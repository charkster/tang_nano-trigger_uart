==> flow/design.v <==
module synchronizer(
    input  logic clk,
    input  logic rst_n,
    input  logic data_in,
    output logic data_out
    );
    logic ff_1;
  always_ff @(posedge clk, negedge rst_n)
    if (~rst_n) ff_1 <= 1'b0;
    else        ff_1 <= data_in;
  always_ff @(posedge clk, negedge rst_n)
    if (~rst_n) data_out <= 1'b0;
    else        data_out <= ff_1;
endmodule
module trigger
  ( input  logic       clk,                 
    input  logic       rst_n_sync,          
    input  logic       trigger_source,      
    output logic       trigger_out,         
    input  logic       cfg_positive,        
    input  logic [2:0] cfg_type,            
    input  logic [7:0] cfg_count1,          
    input  logic [7:0] cfg_count2,          
    input  logic [4:0] cfg_stage1_count,    
    input  logic [2:0] cfg_time_base,       
    input  logic       cfg_longer_no_edge,  
    input  logic       cfg_trig_dur_sel,    
    input  logic       cfg_enable           
    );
    logic        hold_trigger_source;         
    logic [23:0] time_base_cnt;               
    logic [23:0] end_time_base_cnt;           
    logic        pos_edge;                    
    logic        neg_edge;                    
    logic        en_time_base_cnt;            
    logic        toggle_time_base;            
    logic [7:0]  count;                       
    logic        opposite_edge;               
    logic        type0_trig;                  
    logic        type1_trig;                  
    logic        type2_trig;                  
    logic        type3_trig;                  
    logic        type4_trig;                  
    logic        any_trig;                    
    logic [6:0]  trig_duration;               
    logic        trigger_source_sync;         
    logic        cfg_enable_sync;             
    logic        trigger_out_ff;              
    logic [4:0]  stage1_counter;              
    logic [4:0]  final_stage1_count;          
    logic        reached_final_stage1_count;  
    logic [6:0]  trig_end_cnt;                
    synchronizer u_synchronizer_gpio_in
      ( .clk      (clk),
        .rst_n    (rst_n_sync),
        .data_in  (trigger_source),
        .data_out (trigger_source_sync)  
       );
    synchronizer u_synchronizer_cfg_enable
      ( .clk      (clk),
        .rst_n    (rst_n_sync),
        .data_in  (cfg_enable),
        .data_out (cfg_enable_sync)  
       );
    always@(posedge clk, negedge rst_n_sync)
      if (~rst_n_sync) hold_trigger_source <= 1'b0;
      else             hold_trigger_source <= trigger_source_sync & cfg_enable_sync;
    assign pos_edge = ( trigger_source_sync && ~hold_trigger_source);
    assign neg_edge = (~trigger_source_sync &&  hold_trigger_source);
    assign opposite_edge = (cfg_positive && neg_edge) || (~cfg_positive && pos_edge);
    assign type0_trig = (cfg_type == 3'd0) && ((cfg_positive && pos_edge) || (~cfg_positive && neg_edge));
    assign type1_trig = en_time_base_cnt && (cfg_type == 3'd1) && (count <= cfg_count1) &&                           opposite_edge;
    assign type2_trig = en_time_base_cnt && (cfg_type == 3'd2) && (count >= cfg_count1) && (cfg_longer_no_edge    || opposite_edge);
    assign type3_trig = en_time_base_cnt && (cfg_type == 3'd3) && (count >= cfg_count1) && (count <= cfg_count2)  && opposite_edge;
    assign type4_trig = en_time_base_cnt && (cfg_type == 3'd4) && 
                        (((count <= cfg_count1) && opposite_edge) || ((count >= cfg_count2) && (cfg_longer_no_edge || opposite_edge)));
    assign any_trig   = type0_trig || type1_trig || type2_trig || type3_trig || type4_trig;
    always@(posedge clk, negedge rst_n_sync)
      if (~rst_n_sync)                                   en_time_base_cnt <= 1'b0;
      else if ((cfg_type == 3'd0) || (~cfg_enable_sync)) en_time_base_cnt <= 1'b0;  
      else if (trigger_out)                              en_time_base_cnt <= 1'b0;  
      else if ( cfg_positive && pos_edge)                en_time_base_cnt <= 1'b1;  
      else if ( cfg_positive && neg_edge)                en_time_base_cnt <= 1'b0;  
      else if (~cfg_positive && neg_edge)                en_time_base_cnt <= 1'b1;  
      else if (~cfg_positive && pos_edge)                en_time_base_cnt <= 1'b0;  
    always_comb
        if (cfg_stage1_count > 5'd0)  final_stage1_count = cfg_stage1_count - 5'd1;
        else                          final_stage1_count = 5'd0;
    assign reached_final_stage1_count = (stage1_counter == final_stage1_count);
    always_ff @(posedge clk, negedge rst_n_sync)
      if (~rst_n_sync)                                                        stage1_counter <= '0;
      else if (!en_time_base_cnt || (cfg_type == 3'd0) || (~cfg_enable_sync)) stage1_counter <= '0;
      else if (!reached_final_stage1_count)                                   stage1_counter <= stage1_counter + 1;
      else if ( reached_final_stage1_count)                                   stage1_counter <= '0;
    always_comb
      case(cfg_time_base)
        3'd0: end_time_base_cnt = 0;                 
        3'd1: end_time_base_cnt = 24'd10 - 1;        
        3'd2: end_time_base_cnt = 24'd100 - 1;       
        3'd3: end_time_base_cnt = 24'd1000 - 1;      
        3'd4: end_time_base_cnt = 24'd10000 - 1;     
        3'd5: end_time_base_cnt = 24'd100000 - 1;    
        3'd6: end_time_base_cnt = 24'd1000000 - 1;   
        3'd7: end_time_base_cnt = 24'd10000000 - 1;  
      endcase
    always_comb
      if      (cfg_time_base == '0)                                               toggle_time_base = 1;
      else if ((cfg_count1 > 0) && (cfg_type > 0) && (count == (cfg_count1 - 1))) toggle_time_base = (time_base_cnt == (end_time_base_cnt - 1));
      else if ((cfg_count2 > 0) && (cfg_type > 2) && (count == (cfg_count2 - 1))) toggle_time_base = (time_base_cnt == (end_time_base_cnt - 1));
      else                                                                        toggle_time_base = (time_base_cnt == end_time_base_cnt);
    always@(posedge clk, negedge rst_n_sync)
      if (~rst_n_sync)                                                            time_base_cnt <= '0;
      else if (!en_time_base_cnt || (cfg_time_base == '0))                        time_base_cnt <= '0;  
      else if (toggle_time_base)                                                  time_base_cnt <= '0;  
      else if ((time_base_cnt < end_time_base_cnt) && reached_final_stage1_count) time_base_cnt <= time_base_cnt + 1;  
    always@(posedge clk, negedge rst_n_sync)
      if (~rst_n_sync)                                                                  count <= 'd0;
      else if (!en_time_base_cnt)                                                       count <= 'd0;
      else if ((cfg_time_base == '0) && reached_final_stage1_count && (count < 8'd255)) count <= count + 1;  
      else if ((cfg_time_base > 0)   && (toggle_time_base)         && (count < 8'd255)) count <= count + 1;  
    assign trig_end_cnt = (cfg_trig_dur_sel) ? 7'd99 : 7'd9;
    always@(posedge clk, negedge rst_n_sync)
      if (~rst_n_sync)                        trigger_out <= 1'b0;
      else if (trig_duration == trig_end_cnt) trigger_out <= 1'b0;
      else if (any_trig)                      trigger_out <= 1'b1;
    always@(posedge clk, negedge rst_n_sync)
      if (~rst_n_sync)                                trig_duration <= 'd0;
      else if (trig_duration == trig_end_cnt)         trig_duration <= 'd0;
      else if (trigger_out && (trig_duration == 'd0)) trig_duration <= 'd1;
      else if (trigger_out && (trig_duration > 0))    trig_duration <= trig_duration + 1;
endmodule
==> Reports on trigger <==
Tool output for the design above, in the order of the flow.
Line numbers count from 1 in the design file above.
Operators carry their Yosys type and port widths (W data, S select, Z words).
Cell names lack the library's common part.
{ "inputs": {"top": "trigger", "clk_port": "clk", "cell_library": "sky130hd", "corner": "tt_025C_1v80"} }

==> After elaboration <==
Source: Yosys, flattened and elaborated, memories not mapped. Widths are those after wreduce. Registers that Yosys merges into a memory's read port (data or address) are not register bits. Print and check cells do not count. Equal cells are merged and count once.
Yosys's memory passes give these memory sizes; they may raise the number of words (mostly to a power of two), join words into wider ones and drop unused or constant bits.
{ "word_totals": {"word_cells": 125, "out_inout_bits": 1, "in_bits": 34, "ff_bits": 51, "rom_bits": 168, "n_memories": 1} }
{ "classes": {"equal": 11, "mux": 24, "n_addsub": 8, "cmp": 13, "reduce_and_logical": 52, "logic": 5} }
{ "mem_list": {"columns": ["name", "words", "width", "read_ports", "write_ports", "line_no", "text"], "rows": [
  ["(name not given)", 8, 21, 1, 0, 96, "case(cfg_time_base)"]
]} }
{ "ops": {"columns": ["op", "count"], "rows": [
  ["$mux W24", 3],
  ["$eq A8 B32 Y1", 2],
  ["$logic_and A1 B1 Y1", 32],
  ["$eq A24 B32 Y1", 1],
  ["$mux W7", 4],
  ["$sub A24 B1 Y25 const B", 1],
  ["$add A24 B1 Y24 const B", 1],
  ["$lt A24 B24 Y1", 1],
  ["$eq A24 B24 Y1", 1],
  ["$mux W8", 3],
  ["$sub A8 B1 Y9 const B", 2],
  ["$gt A8 B1 Y1 const B", 2],
  ["$ge A8 B8 Y1", 2],
  ["$le A8 B8 Y1", 2],
  ["$mux W5", 3],
  ["$logic_or A1 B1 Y1", 12],
  ["$mux W1", 11],
  ["$add A8 B1 Y8 const B", 1],
  ["$lt A8 B8 Y1 const B", 1],
  ["$add A7 B1 Y7 const B", 1],
  ["$gt A7 B1 Y1 const B", 1],
  ["$eq A7 B7 Y1", 1],
  ["$logic_not A7 Y1", 1],
  ["$gt A3 B1 Y1 const B", 2],
  ["$eq A3 B2 Y1 const B", 2],
  ["$logic_not A3 Y1", 2],
  ["$reduce_bool A3 Y1", 2],
  ["$reduce_bool A6 Y1", 1]
]} }
Other operator kinds: 12; their cells: 15.

==> Longest topological paths <==
Yosys ltp: most cells in a row. Word level: on the elaborated netlist, between registers, memories and ports. Mapped: between sequential cells and ports; inverters and the memories' decode and read muxes count.
{ "depth": {"ltp_word": 11, "ABC_AREA": 0, "depth_mapped": 17, "ltp_nobuf": 13} }

==> Netlist <==
Yosys stat after the flow's synthesis: flattened, memories mapped to cells. It holds for the ABC_AREA given above (unset counts as 0); a run with the other value may have another netlist.
The area totals of this step are shown rounded.
{ "by_type": {"columns": ["type", "count", "type_area_um2"], "rows": [
  ["dfrtp_1", 51, 1.28E+03],
  ["ha_1", 52, 650.624],
  ["xnor2_1", 31, 271.51],
  ["a21oi_1", 49, 245.235],
  ["nand2_1", 54, 202.694],
  ["nand3_1", 28, 140.134],
  ["mux2i_1", 13, 130.125],
  ["o21ai_0", 25, 125.12],
  ["inv_1", 33, 123.869],
  ["nor2_1", 33, 123.869],
  ["nand4_1", 19, 118.864],
  ["xor2_1", 11, 96.342],
  ["and3_1", 14, 87.584],
  ["nand2b_1", 14, 87.584],
  ["o31ai_1", 10, 75.072],
  ["or4_1", 10, 75.072],
  ["or3_1", 11, 68.816],
  ["a21o_1", 9, 67.565]
]} }
Not listed: further types 48, cells in them 142.
{ "mapped": {"flip_flops": 51, "cells": 609, "seq_area_um2": 1276, "buffers": 27, "mapped_area_um2": 4975} }
The figures by module come from a second, unflattened synthesis with its own total; it is not the netlist above.
{ "hier_totals": {"hier_cells": 593, "hier_area_um2": 4938} }
Each row is one instance without its submodules.
{ "by_module": {"columns": ["module", "n_cells", "instances", "seq_area_um2", "area_um2"], "rows": [
  ["trigger", 589, 1, 1176, 4838],
  ["synchronizer", 2, 2, 50.0, 50.0]
]} }

==> Timing after synthesis <==
Path of least setup slack by OpenSTA after synthesis, without wires, with an ideal clock, recovery checks aside; 20% of the period is set as input and as output delay. Where synthesis merged equal registers, the netlist keeps one of their names.
{ "synth_timing": {"kind": "input port to flip-flop", "startpoint": "in cfg_time_base[1]", "endpoint": "reg time_base_cnt[17]", "period_ns": 4.01, "setup_time_ns": 0.134, "t_arrival_ns": 3.865, "stages": 16, "required_ns": 3.876, "launch_ns": 0.802, "n_path_buf": 4, "path_delay_ns": 3.197, "input_delay_ns": 0.802, "slack_ns": 0.011, "period_less_setup_slack_ns": 3.999} }
"path_delay_ns" = arrival - input delay + setup time.
"stages": output pins that drive a net of the path, with the launching flip-flop's if there is one; two outputs of one cell count as two.
"period_less_setup_slack_ns" = period - worst setup slack (recovery checks aside). The figure is calculated, with input and output delays left at 20% of the set period.
Between the ends stands the longest chain of elaborated cells between them, by number of cells; it is not shown to be the way that was timed. Of several equally long chains one is given.
A line is the first line of the expression or statement that the cell stems from. Yosys adds cells for indexed reads and writes and turns some case tables into memories.
The chain passes a memory read, where the word-level depth is cut; so it can be longer than that depth.
At most two assigning lines are given for a register; there are more.
{ "synth_between": {"path_cell_list": "clkbuf_1 -> inv_1 -> ha_1 -> nand2_1 -> ha_1 -> a21o_1 -> a21o_1 -> a21oi_1 -> o21ai_0 -> a221o_1 -> or3_1 -> buf_6 -> buf_6 -> buf_2 -> o41ai_1 -> a21oi_1", "elab_chain_cells": 8, "cone_cells": 15, "classes_between": "add/sub: 1; compare: 1; eq/ne: 2; mux: 6; reduce/logical: 4; memory: 1"} }
{ "synth_lines": {"columns": ["element", "line_no", "text"], "rows": [
  ["start: declaration", 25, "input  logic [2:0] cfg_time_base,"],
  ["$mem_v2 Z8 W21", 96, "case(cfg_time_base)"],
  ["$sub A24 B1 Y25", 109, "else if ((cfg_count2 > 0) && (cfg_type > 2) && (count == (cfg_count2 - 1))) toggle_time_base = (time_base_cnt ..."],
  ["$eq A24 B32 Y1", 109, null],
  ["$mux W1", 109, null],
  ["$mux W1", 108, "else if ((cfg_count1 > 0) && (cfg_type > 0) && (count == (cfg_count1 - 1))) toggle_time_base = (time_base_cnt ..."],
  ["$mux W1", 107, "if      (cfg_time_base == '0)                                               toggle_time_base = 1;"],
  ["$mux W24", 114, "else if (toggle_time_base)                                                  time_base_cnt <= '0;"],
  ["$mux W24", 113, "else if (!en_time_base_cnt || (cfg_time_base == '0))                        time_base_cnt <= '0;"],
  ["end: assignment", 113, null],
  ["end: assignment", 115, "else if ((time_base_cnt < end_time_base_cnt) && reached_final_stage1_count) time_base_cnt <= time_base_cnt + 1 ..."],
  ["end: declaration", 31, "logic [23:0] time_base_cnt;"]
]} }

==> Path in the finished layout <==
From the final timing report of stored run 2: the path of least setup slack in the routed layout; clock arrival at registers is part of the times.
{ "layout_timing": {"kind": "input port to flip-flop", "startpoint": "in cfg_time_base[1]", "endpoint": "reg count[6]", "period_ns": 5.23, "n_path_buf": 1, "stages": 13, "setup_time_ns": 0.07, "launch_ns": 1.05, "t_arrival_ns": 5.10, "required_ns": 5.47, "slack_ns": 0.37, "input_delay_ns": 1.05} }
Between the ends stands the longest chain of elaborated cells between them, by number of cells; it is not shown to be the way that was timed. Of several equally long chains one is given.
The chain passes a memory read, where the word-level depth is cut; so it can be longer than that depth.
At most two assigning lines are given for a register; there are more.
{ "layout_between": {"path_cell_list": "clkdlybuf4s50_1 -> inv_1 -> ha_1 -> nor2b_1 -> ha_1 -> inv_1 -> o41ai_1 -> xnor2_1 -> o311ai_1 -> a2111oi_0 -> o2111ai_1 -> a211oi_1 -> mux2i_1", "elab_chain_cells": 11, "cone_cells": 17, "classes_between": "add/sub: 1; compare: 1; eq/ne: 3; mux: 6; reduce/logical: 5; memory: 1"} }
{ "layout_lines": {"columns": ["element", "line_no", "text"], "rows": [
  ["start: declaration", 25, "input  logic [2:0] cfg_time_base,"],
  ["$mem_v2 Z8 W21", 96, "case(cfg_time_base)"],
  ["$sub A24 B1 Y25", 109, "else if ((cfg_count2 > 0) && (cfg_type > 2) && (count == (cfg_count2 - 1))) toggle_time_base = (time_base_cnt ..."],
  ["$eq A24 B32 Y1", 109, null],
  ["$mux W1", 109, null],
  ["$mux W1", 108, "else if ((cfg_count1 > 0) && (cfg_type > 0) && (count == (cfg_count1 - 1))) toggle_time_base = (time_base_cnt ..."],
  ["$mux W1", 107, "if      (cfg_time_base == '0)                                               toggle_time_base = 1;"],
  ["$logic_and A1 B1 Y1 x2", 120, "else if ((cfg_time_base > 0)   && (toggle_time_base)         && (count < 8'd255)) count <= count + 1;"],
  ["$mux W8", 120, null],
  ["$mux W8", 119, "else if ((cfg_time_base == '0) && reached_final_stage1_count && (count < 8'd255)) count <= count + 1;"],
  ["$mux W8", 118, "else if (!en_time_base_cnt)                                                       count <= 'd0;"],
  ["end: assignment", 119, null],
  ["end: assignment", 120, null],
  ["end: declaration", 37, "logic [7:0]  count;"]
]} }

trigger through Yosys and OpenROAD on sky130hd: 2 stored runs, unordered, with their settings and measured results. The constraints put input and output delay at 20% of the set period each and load the outputs with 0.01 pF.
"timing.achieved_period_ns": clock period set for the run, less the worst setup slack. It is reckoned from that one timing run; input and output delays stay at 20% of the period that was set.
By "worstPathTime_ns" is meant the share of the clock period that the worst setup path is allowed (20% is reserved at inputs, 20% at outputs), minus its slack. Clock arrival times at its registers enter into it.
"fin_power_uw" rests on the timing tool's default activity at the inputs, not on a simulated workload.
Values from the reports are rounded here.

Stored run 1
==> flow/run.sh <==
#!/bin/bash
# the make line also repeats the synthesis and layout settings of config.mk as NAME=value (left out here)
make -C /OpenROAD-flow-scripts/flow DESIGN_CONFIG=/design/flow/config.mk WORK_HOME=/design/flow/orfs CLKGATE_MAP_FILE= finish
==> flow/config.mk <==
export PLATFORM = sky130hd
export DESIGN_NAME = trigger
export DESIGN_NICKNAME = trigger
export VERILOG_FILES = /design/flow/design.v
export SDC_FILE = /design/flow/constraint.sdc
export NUM_CORES = 4
export LEC_CHECK = 0
export ABC_AREA = 1
export CAP_MARGIN = 20
export CELL_PAD_IN_SITES_DETAIL_PLACEMENT = 2
export CORE_ASPECT_RATIO = 0.67
export CORE_MARGIN = 2
export CORE_UTILIZATION = 66
export GPL_ROUTABILITY_DRIVEN = 0
export MIN_ROUTING_LAYER = met2
export PLACE_DENSITY_LB_ADDON = 0.19
export SETUP_SLACK_MARGIN = -0.21
export SLEW_MARGIN = 20
export TNS_END_PERCENT = 15
==> flow/constraint.sdc <==
create_clock -name core_clock -period 4.34 [get_ports {clk}]
set_input_delay 0.8680 -clock core_clock [delete_from_list [all_inputs] [get_ports {clk}]]
set_output_delay 0.8680 -clock core_clock [all_outputs]
set_load 0.01 [all_outputs]

==> results of stored run 1, as JSON <==
{
  "outcome": "no results, placement failed with DPL-0033"
}

Stored run 2
==> flow/run.sh <==
#!/bin/bash
# the make line also repeats the synthesis and layout settings of config.mk as NAME=value (left out here)
make -C /OpenROAD-flow-scripts/flow DESIGN_CONFIG=/design/flow/config.mk WORK_HOME=/design/flow/orfs CLKGATE_MAP_FILE= finish
==> flow/config.mk <==
export PLATFORM = sky130hd
export DESIGN_NAME = trigger
export DESIGN_NICKNAME = trigger
export VERILOG_FILES = /design/flow/design.v
export SDC_FILE = /design/flow/constraint.sdc
export NUM_CORES = 4
export LEC_CHECK = 0
export ABC_AREA = 0
export CAP_MARGIN = 20
export CELL_PAD_IN_SITES_GLOBAL_PLACEMENT = 0
export CORE_MARGIN = 2
export CORE_UTILIZATION = 67
export CTS_CLUSTER_DIAMETER = 261
export CTS_CLUSTER_SIZE = 40
export GPL_ROUTABILITY_DRIVEN = 1
export MAX_ROUTING_LAYER = met5
export PLACE_DENSITY = 0.36
export SLEW_MARGIN = 20
==> flow/constraint.sdc <==
create_clock -name core_clock -period 5.23 [get_ports {clk}]
set_input_delay 1.0460 -clock core_clock [delete_from_list [all_inputs] [get_ports {clk}]]
set_output_delay 1.0460 -clock core_clock [all_outputs]
set_load 0.01 [all_outputs]

==> results of stored run 2, as JSON <==
{
  "finalUtil_frac": 0.763,
  "fin_power_uw": 1071,
  "post_synth_area_um2": 4975,
  "worstPathTime_ns": 3.82,
  "path_kind": "input port to flip-flop",
  "timing.achieved_period_ns": 4.861,
  "tns_ns": 0.000,
  "die_area_um2": 8131,
  "timing.hold.ws_ns": 0.351,
  "timing.setup.ws_ns": 0.369,
  "cell_area_final_um2": 5508
}
