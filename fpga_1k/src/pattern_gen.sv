==> flow/design.v <==
module pattern_gen
# ( parameter RAM_ADDR_BITS = 8 )
  ( input  logic       clk,
    input  logic       rst_n,
    input  logic       cfg_enable_pat_gen,                     
    input  logic [RAM_ADDR_BITS-1:0] cfg_end_address_pat_gen,  
    input  logic [1:0] cfg_num_gpio_sel_pat_gen,               
    input  logic [2:0] cfg_timestep_sel_pat_gen,               
    input  logic [4:0] cfg_stage1_count_sel_pat_gen,           
    input  logic       cfg_repeat_enable_pat_gen,              
    output logic       pattern_active,                         
    output logic       pattern_done,                           
    output logic [7:0] gpio_pat_gen_out,                       
    input  logic [7:0] ram_data,                               
    output logic [RAM_ADDR_BITS-1:0] ram_addr_pat_gen          
    );
    logic        reached_final_address;
    logic        reached_final_bit_count;
    logic        enable_pat_gen_delay;
    logic        enable_pat_gen_rise_edge;
    logic        pattern_active_fall_edge;
    logic  [2:0] bit_count;
    logic [25:0] timestep_counter;
    logic [25:0] final_timestep_count;
    logic        reached_final_timestep_count;
    logic        timestep_change;
    logic  [7:0] gpio_mask;
    logic  [7:0] gpio_pat_gen_comb;
    logic        enable_bit_counter;
    logic        pattern_active_hold;
    logic        reached_final_stage1_count;
    logic  [4:0] stage1_counter;
    logic  [4:0] final_stage1_count;
    logic [RAM_ADDR_BITS-1:0] current_address;
    assign reached_final_address = (current_address == cfg_end_address_pat_gen);
    assign reached_final_bit_count  = ((cfg_num_gpio_sel_pat_gen ==  2'b00) && (bit_count == 3'd7)) ||
                                      ((cfg_num_gpio_sel_pat_gen ==  2'b01) && (bit_count == 3'd6)) ||
                                      ((cfg_num_gpio_sel_pat_gen ==  2'b10) && (bit_count == 3'd4)) ||
                                      ((cfg_num_gpio_sel_pat_gen ==  2'b11) && (bit_count == 3'd0));
    always_ff @(posedge clk, negedge rst_n)
      if (~rst_n) enable_pat_gen_delay <= 1'b0;
      else        enable_pat_gen_delay <= cfg_enable_pat_gen;
    assign enable_pat_gen_rise_edge = (cfg_enable_pat_gen && (!enable_pat_gen_delay));
    always_ff @(posedge clk, negedge rst_n)
      if (~rst_n)                                                                                                                         pattern_active <= 1'b0;
      else if (cfg_repeat_enable_pat_gen || enable_pat_gen_rise_edge)                                                                     pattern_active <= 1'b1;
      else if (reached_final_address && reached_final_bit_count && timestep_change && enable_bit_counter && (!cfg_repeat_enable_pat_gen)) pattern_active <= 1'b0;
   always_ff @(posedge clk, negedge rst_n)
     if (~rst_n) pattern_active_hold <= 1'b0;
     else        pattern_active_hold <= pattern_active;
   assign pattern_active_fall_edge = (!pattern_active) && pattern_active_hold;
   always_ff @(posedge clk, negedge rst_n)
     if (~rst_n)                                                   pattern_done <= 1'b0;
     else if (!cfg_enable_pat_gen && (!cfg_repeat_enable_pat_gen)) pattern_done <= 1'b0;
     else if (pattern_active_fall_edge)                            pattern_done <= 1'b1;
    always_ff @(posedge clk, negedge rst_n)
      if (~rst_n)                                                                                                 current_address <= '0;
      else if ((!cfg_enable_pat_gen && (!cfg_repeat_enable_pat_gen)) || (!enable_bit_counter))                    current_address <= '0;
      else if (!reached_final_address && reached_final_bit_count && timestep_change)                              current_address <= current_address + 1;
      else if ( reached_final_address && reached_final_bit_count && timestep_change && cfg_repeat_enable_pat_gen) current_address <= '0;
    assign ram_addr_pat_gen = current_address;
    always_ff @(posedge clk, negedge rst_n)
      if (~rst_n)                                                                          enable_bit_counter <= 1'b0;
      else if ((!cfg_enable_pat_gen && (!cfg_repeat_enable_pat_gen)) || (!pattern_active)) enable_bit_counter <= 1'b0;
      else if (pattern_active && reached_final_timestep_count)                             enable_bit_counter <= 1'b1;
    always_ff @(posedge clk, negedge rst_n)
      if (~rst_n)                                                                                                                   bit_count <= '0;
      else if ((!cfg_enable_pat_gen && (!cfg_repeat_enable_pat_gen)) || (!enable_bit_counter))                                      bit_count <= '0;
      else if (!reached_final_bit_count && reached_final_timestep_count && (cfg_num_gpio_sel_pat_gen == 2'b00))                     bit_count <= bit_count + 1;
      else if (!reached_final_bit_count && reached_final_timestep_count && (cfg_num_gpio_sel_pat_gen == 2'b01))                     bit_count <= bit_count + 2;
      else if (!reached_final_bit_count && reached_final_timestep_count && (cfg_num_gpio_sel_pat_gen == 2'b10))                     bit_count <= bit_count + 4;
      else if ( reached_final_bit_count && reached_final_timestep_count && ((!reached_final_address) || cfg_repeat_enable_pat_gen)) bit_count <= '0;
    always_comb
        if (cfg_stage1_count_sel_pat_gen >= 5'd1) final_stage1_count = cfg_stage1_count_sel_pat_gen - 5'd1;
        else                                      final_stage1_count = 5'd0;
    assign reached_final_stage1_count = (stage1_counter == final_stage1_count);
    always_ff @(posedge clk, negedge rst_n)
      if (~rst_n)                                                                          stage1_counter <= '0;
      else if ((!cfg_enable_pat_gen && (!cfg_repeat_enable_pat_gen)) || (!pattern_active)) stage1_counter <= '0;
      else if (!reached_final_stage1_count)                                                stage1_counter <= stage1_counter + 1;
      else if ( reached_final_stage1_count)                                                stage1_counter <= '0;
    always_comb
      case(cfg_timestep_sel_pat_gen)
        3'd0:    final_timestep_count = 'd0;             
        3'd1:    final_timestep_count = 'd10       - 1;  
        3'd2:    final_timestep_count = 'd100      - 1;  
        3'd3:    final_timestep_count = 'd1000     - 1;  
        3'd4:    final_timestep_count = 'd10000    - 1;  
        3'd5:    final_timestep_count = 'd100000   - 1;  
        3'd6:    final_timestep_count = 'd1000000  - 1;  
        3'd7:    final_timestep_count = 'd10000000 - 1;  
        default: final_timestep_count = 'd10000000 - 1;  
      endcase
    assign reached_final_timestep_count = (timestep_counter == final_timestep_count) && reached_final_stage1_count;
    always_ff @(posedge clk, negedge rst_n)
      if (~rst_n)                                                                          timestep_counter <= '0;
      else if ((!cfg_enable_pat_gen && (!cfg_repeat_enable_pat_gen)) || (!pattern_active)) timestep_counter <= '0;
      else if (reached_final_timestep_count)                                               timestep_counter <= '0;
      else if ((cfg_timestep_sel_pat_gen != '0) && reached_final_stage1_count)             timestep_counter <= timestep_counter + 1;
    always_ff @(posedge clk, negedge rst_n)
      if (~rst_n)                            timestep_change <= 1'b0;
      else if (reached_final_timestep_count) timestep_change <= 1'b1;
      else                                   timestep_change <= 1'b0;
    always_comb
      case(cfg_num_gpio_sel_pat_gen)
        2'b00: gpio_mask = 8'b0000_0001;
        2'b01: gpio_mask = 8'b0000_0011;
        2'b10: gpio_mask = 8'b0000_1111;
        2'b11: gpio_mask = 8'b1111_1111;
      endcase
    assign gpio_pat_gen_comb = {ram_data[  bit_count],ram_data[1-bit_count],ram_data[2-bit_count],ram_data[3-bit_count],
                                ram_data[4-bit_count],ram_data[5-bit_count],ram_data[6-bit_count],ram_data[7-bit_count]};
    always_ff @(posedge clk, negedge rst_n)
      if (~rst_n)               gpio_pat_gen_out <= 8'b0000_0000;
      else if (!pattern_active) gpio_pat_gen_out <= 8'b0000_0000;
      else if (timestep_change) gpio_pat_gen_out <= gpio_pat_gen_comb & gpio_mask;
endmodule
Reports on pattern_gen
Tool output for the design above, in the order of the flow.
Line numbers count from 1 in the design file above.
Operators: Yosys type, input widths -> output width; for muxes data width and select width s.
{ "inputs": {"design": "pattern_gen", "clock_port": "clk", "lib": "sky130hd", "corner": "tt_025C_1v80"} }

Word-level counts
Yosys after proc, flatten, opt, wreduce and memory -nomap, before mapping. Memory bits, and registers merged into a memory's read port (data or address), are not among the register bits. Print and check cells are not counted. Equal cells are merged and count once.
Yosys's memory passes give these memory sizes; they may raise the number of words (mostly to a power of two), join words into wider ones and drop unused or constant bits.
{ "bits": {"clocked_rd_ports_x_width": 0, "romBits": 168, "reg_bits": 56, "memories": 1, "mem_bits_rw": 0, "output_inout_bits": 18, "latchBits": 0, "in_bits": 30} }
{ "op_classes": {"equal": 10, "div_mod_pow": 0, "mux": 24, "n_addsub": 14, "n_shift": 8, "n_reduce_logical": 46, "multipliers": 0, "cmp": 1, "n_logic": 1} }
{ "mem_list": {"columns": ["name", "size", "width", "read_ports", "wr", "line_no", "source"], "rows": [
  ["(no name shown)", 8, 21, 1, 0, 83, "case(cfg_timestep_sel_pat_gen)"]
]} }
{ "op_table": {"columns": ["operator", "n"], "rows": [
  ["$mux 26", 3],
  ["$shiftx 8x4->1", 7],
  ["$mux 8", 5],
  ["$pmux 8 s4", 1],
  ["$add 26x1->26 const B", 1],
  ["$eq 26x26->1", 1],
  ["$logic_and 1x1->1", 23],
  ["$sub 3x3->4 const A", 4],
  ["$mux 5", 3],
  ["$mux 3", 5],
  ["$eq 3x3->1 const B", 3],
  ["$reduce_bool 3->1", 3],
  ["$sub 2x3->4 const A", 2],
  ["$add 8x1->8 const B", 1],
  ["$shiftx 8x3->1", 1],
  ["$eq 8x8->1", 1],
  ["$and 8x8->8", 1],
  ["$logic_or 1x1->1", 7],
  ["$logic_not 1->1", 7],
  ["$mux 1", 7],
  ["$reduce_bool 2->1", 3],
  ["$add 5x1->5 const B", 1],
  ["$sub 5x1->5 const B", 1],
  ["$ge 5x1->1 const B", 1],
  ["$eq 5x5->1", 1],
  ["$reduce_bool 5->1", 1],
  ["$sub 1x3->4 const A", 1],
  ["$eq 2x2->1 const B", 2]
]} }
Not listed: further kinds 7, cells in them 7.

Logic depth
Yosys ltp: most cells in a row. Word level: on the elaborated netlist, between registers, memories and ports. Mapped: between sequential cells and ports; inverters and the memories' decode and read muxes count.
{ "depth": {"ltp_word": 12, "ABC_AREA": 0, "depth_mapped": 12, "mapped_depth_nobuf": 9} }

Mapped cells and area
The flow's flattened synthesis, as Yosys stat reports it; memories are mapped. The netlist is that of the ABC_AREA named above (0 if unset); the other value can give another one.
{ "types": {"columns": ["cell_type", "n", "area_total_um2"], "rows": [
  ["sky130_fd_sc_hd__dfrtp_1", 56, 1.4E+03],
  ["sky130_fd_sc_hd__ha_1", 22, 275.264],
  ["sky130_fd_sc_hd__xnor2_1", 27, 236.477],
  ["sky130_fd_sc_hd__mux4_2", 9, 202.694],
  ["sky130_fd_sc_hd__xor2_1", 22, 192.685],
  ["sky130_fd_sc_hd__nor2_1", 47, 176.419],
  ["sky130_fd_sc_hd__o21ai_0", 31, 155.149],
  ["sky130_fd_sc_hd__nand2_1", 30, 112.608],
  ["sky130_fd_sc_hd__inv_1", 25, 93.84],
  ["sky130_fd_sc_hd__a21oi_1", 18, 90.086],
  ["sky130_fd_sc_hd__nor3_1", 18, 90.086],
  ["sky130_fd_sc_hd__nand4_1", 14, 87.584],
  ["sky130_fd_sc_hd__nand3_1", 17, 85.082],
  ["sky130_fd_sc_hd__clkbuf_1", 20, 75.072],
  ["sky130_fd_sc_hd__nor4_1", 12, 75.072],
  ["sky130_fd_sc_hd__mux2i_1", 7, 70.067],
  ["sky130_fd_sc_hd__or3_1", 10, 62.56],
  ["sky130_fd_sc_hd__nand2b_1", 8, 50.048]
]} }
Not listed: further types 41, cells in them 83.
{ "synth_totals": {"seq_area_um2": 1401.3, "buf_cells": 26, "yosys_area_um2": 4212.8, "ffs": 56, "cells": 476} }

Worst setup path after synthesis
Path of least setup slack by OpenSTA after synthesis, without wires, with an ideal clock, recovery checks aside; 20% of the period is set as input and as output delay. Where synthesis merged equal registers, the netlist keeps one of their names.
{ "synth_timing": {"kind": "input to register", "from": "in cfg_timestep_sel_pat_gen[1]", "to": "reg timestep_counter[10]", "t_required_ps": 4359, "setup_slack_ps": 1329, "path_delay_ps": 2255, "path_stages": 12, "arrival_ps": 3030, "clock_period_ps": 4480, "in_delay_ps": 896, "setup_time_ps": 121, "synth_period_reached_ps": 3151} }
"path_delay_ps" is the arrival time less input delay plus setup time.
"path_stages" counts driving pins, that of a launching flip-flop among them; a cell with two outputs on the path counts twice.
"synth_period_reached_ps" is the clock period less the worst setup slack; recovery checks do not enter. This is arithmetic on one report: input and output delays are still those of the set period (20% each).
Between the ends stands the longest chain of elaborated cells between them, by number of cells; it is not shown to be the way that was timed. Of several equally long chains one is given.
Each line given opens the expression or statement behind the cell; cells for indexed reads and writes are added by Yosys, which also makes memories of some case tables.
A register here has more assigning lines than the two given.
{ "synth_between": {"cell_sequence": "sky130_fd_sc_hd__clkbuf_1 > sky130_fd_sc_hd__inv_1 > sky130_fd_sc_hd__ha_1 > sky130_fd_sc_hd__nor2b_1 > sky130_fd_sc_hd__o32ai_1 > sky130_fd_sc_hd__nand4_1 > sky130_fd_sc_hd__nor4_1 > sky130_fd_sc_hd__nand3_2 > sky130_fd_sc_hd__nand2b_1 > sky130_fd_sc_hd__buf_2 > sky130_fd_sc_hd__buf_2 > sky130_fd_sc_hd__nor2_1", "elab_chain_len": 5} }
{ "synth_lines": {"columns": ["element", "line_no", "source"], "rows": [
  ["from (decl)", 8, "input  logic [2:0] cfg_timestep_sel_pat_gen,"],
  ["$reduce_bool 3->1", 99, "else if ((cfg_timestep_sel_pat_gen != '0) && reached_final_stage1_count)             timestep_counter <= times ..."],
  ["$logic_and 1x1->1", 99, null],
  ["$mux 26", 99, null],
  ["$mux 26", 98, "else if (reached_final_timestep_count)                                               timestep_counter <= '0;"],
  ["$mux 26", 97, "else if ((!cfg_enable_pat_gen && (!cfg_repeat_enable_pat_gen)) || (!pattern_active)) timestep_counter <= '0;"],
  ["to (assign)", 97, null],
  ["to (assign)", 99, null],
  ["to (decl)", 23, "logic [25:0] timestep_counter;"]
]} }

Timing after layout
Path of least setup slack in the final report of entry A (OpenROAD, finished layout, wires in). Where an end is a register, its clock arrival counts in the times.
The report prints the path's times to 10 ps; the period is as set.
{ "layout_timing": {"kind": "input to register", "from": "in cfg_stage1_count_sel_pat_gen[1]", "to": "reg bit_count[1]", "setup_slack_ps": 380, "setup_time_ps": 110, "clock_period_ps": 2840, "t_required_ps": 3050, "path_stages": 13, "arrival_ps": 2670, "in_delay_ps": 570} }
Between the ends stands the longest chain of elaborated cells between them, by number of cells; it is not shown to be the way that was timed. Of several equally long chains one is given.
A register here has more assigning lines than the two given.
{ "layout_between": {"cell_sequence": "sky130_fd_sc_hd__buf_6 > sky130_fd_sc_hd__buf_8 > sky130_fd_sc_hd__inv_12 > sky130_fd_sc_hd__ha_4 > sky130_fd_sc_hd__or3b_1 > sky130_fd_sc_hd__a22o_1 > sky130_fd_sc_hd__o32ai_4 > sky130_fd_sc_hd__o211a_4 > sky130_fd_sc_hd__buf_6 > sky130_fd_sc_hd__nand3_4 > sky130_fd_sc_hd__buf_6 > sky130_fd_sc_hd__o2111ai_1 > sky130_fd_sc_hd__o21ai_1", "elab_chain_len": 11} }
{ "layout_lines": {"columns": ["element", "line_no", "source"], "rows": [
  ["from (decl)", 9, "input  logic [4:0] cfg_stage1_count_sel_pat_gen,"],
  ["$ge 5x1->1", 74, "if (cfg_stage1_count_sel_pat_gen >= 5'd1) final_stage1_count = cfg_stage1_count_sel_pat_gen - 5'd1;"],
  ["$mux 5", 74, null],
  ["$eq 5x5->1", 76, "assign reached_final_stage1_count = (stage1_counter == final_stage1_count);"],
  ["$logic_and 1x1->1", 94, "assign reached_final_timestep_count = (timestep_counter == final_timestep_count) && reached_final_stage1_count ..."],
  ["$logic_and 1x1->1 (2 in a row)", 72, "else if ( reached_final_bit_count && reached_final_timestep_count && ((!reached_final_address) || cfg_repeat_e ..."],
  ["$mux 3", 72, null],
  ["$mux 3", 71, "else if (!reached_final_bit_count && reached_final_timestep_count && (cfg_num_gpio_sel_pat_gen == 2'b10)) ..."],
  ["$mux 3", 70, "else if (!reached_final_bit_count && reached_final_timestep_count && (cfg_num_gpio_sel_pat_gen == 2'b01)) ..."],
  ["$mux 3", 69, "else if (!reached_final_bit_count && reached_final_timestep_count && (cfg_num_gpio_sel_pat_gen == 2'b00)) ..."],
  ["$mux 3", 68, "else if ((!cfg_enable_pat_gen && (!cfg_repeat_enable_pat_gen)) || (!enable_bit_counter)) ..."],
  ["to (assign)", 69, null],
  ["to (assign)", 70, null],
  ["to (decl)", 22, "logic  [2:0] bit_count;"]
]} }

Appendix: measured runs

Measured results for pattern_gen: 2 stored runs of the Yosys and OpenROAD flow on sky130hd. The settings differ; the order carries no meaning. The constraints put input and output delay at 20% of the set period each and load the outputs with 0.01 pF.
"achieved_period_ps": clock period set for the run, less the worst setup slack. It is reckoned from that one timing run; input and output delays stay at 20% of the period that was set.
"worst_path_time_ps" = time allowed to the worst setup path (clock period - input delay - output delay, where it has them) - its slack; a late launch clock adds to it, a late capture clock takes from it.
"totalPower_mw": no workload was simulated; the value follows from the tool's default switching activity.
"worst_path_time_ps" is known to 10 ps.
[
  {
    "run": "entry A",
    "settings": { "period_ns": 2.84, "SETUP_SLACK_MARGIN": 0.81, "CAP_MARGIN": 20, "CORE_MARGIN": 2, "CORE_UTILIZATION": 40, "SLEW_MARGIN": 20 },
    "results": { "finalUtil_pct": 59.6, "design_die_area_um2": 11368.9, "worst_path_time_ps": 1890, "critical_path_type": "input to register", "totalPower_mw": 1.886, "achieved_period_ps": 2463, "stdcell_area_um2": 6128.4, "fin_tns_ps": 0, "synth_area_um2": 4212.8, "final_setup_ws_ps": 377 }
  },
  {
    "run": "entry B",
    "settings": { "period_ns": 4.54, "CORE_UTILIZATION": 22, "SETUP_SLACK_MARGIN": 0.09, "PLACE_DENSITY_LB_ADDON": 0.17, "HOLD_SLACK_MARGIN": 0.14, "CORE_MARGIN": 3, "CELL_PAD_IN_SITES_GLOBAL_PLACEMENT": 0, "ABC_AREA": 1, "CTS_CLUSTER_SIZE": 36, "CAP_MARGIN": 30, "MIN_ROUTING_LAYER": "met1", "SLEW_MARGIN": 20 },
    "results": { "stdcell_area_um2": 5460.2, "finalUtil_pct": 26.9, "synth_area_um2": 4554.4, "totalPower_mw": 1.227, "design_die_area_um2": 22464.0, "worst_path_time_ps": 2510, "critical_path_type": "input to register", "achieved_period_ps": 3423, "final_setup_ws_ps": 1117, "fin_tns_ps": 0 }
  }
]
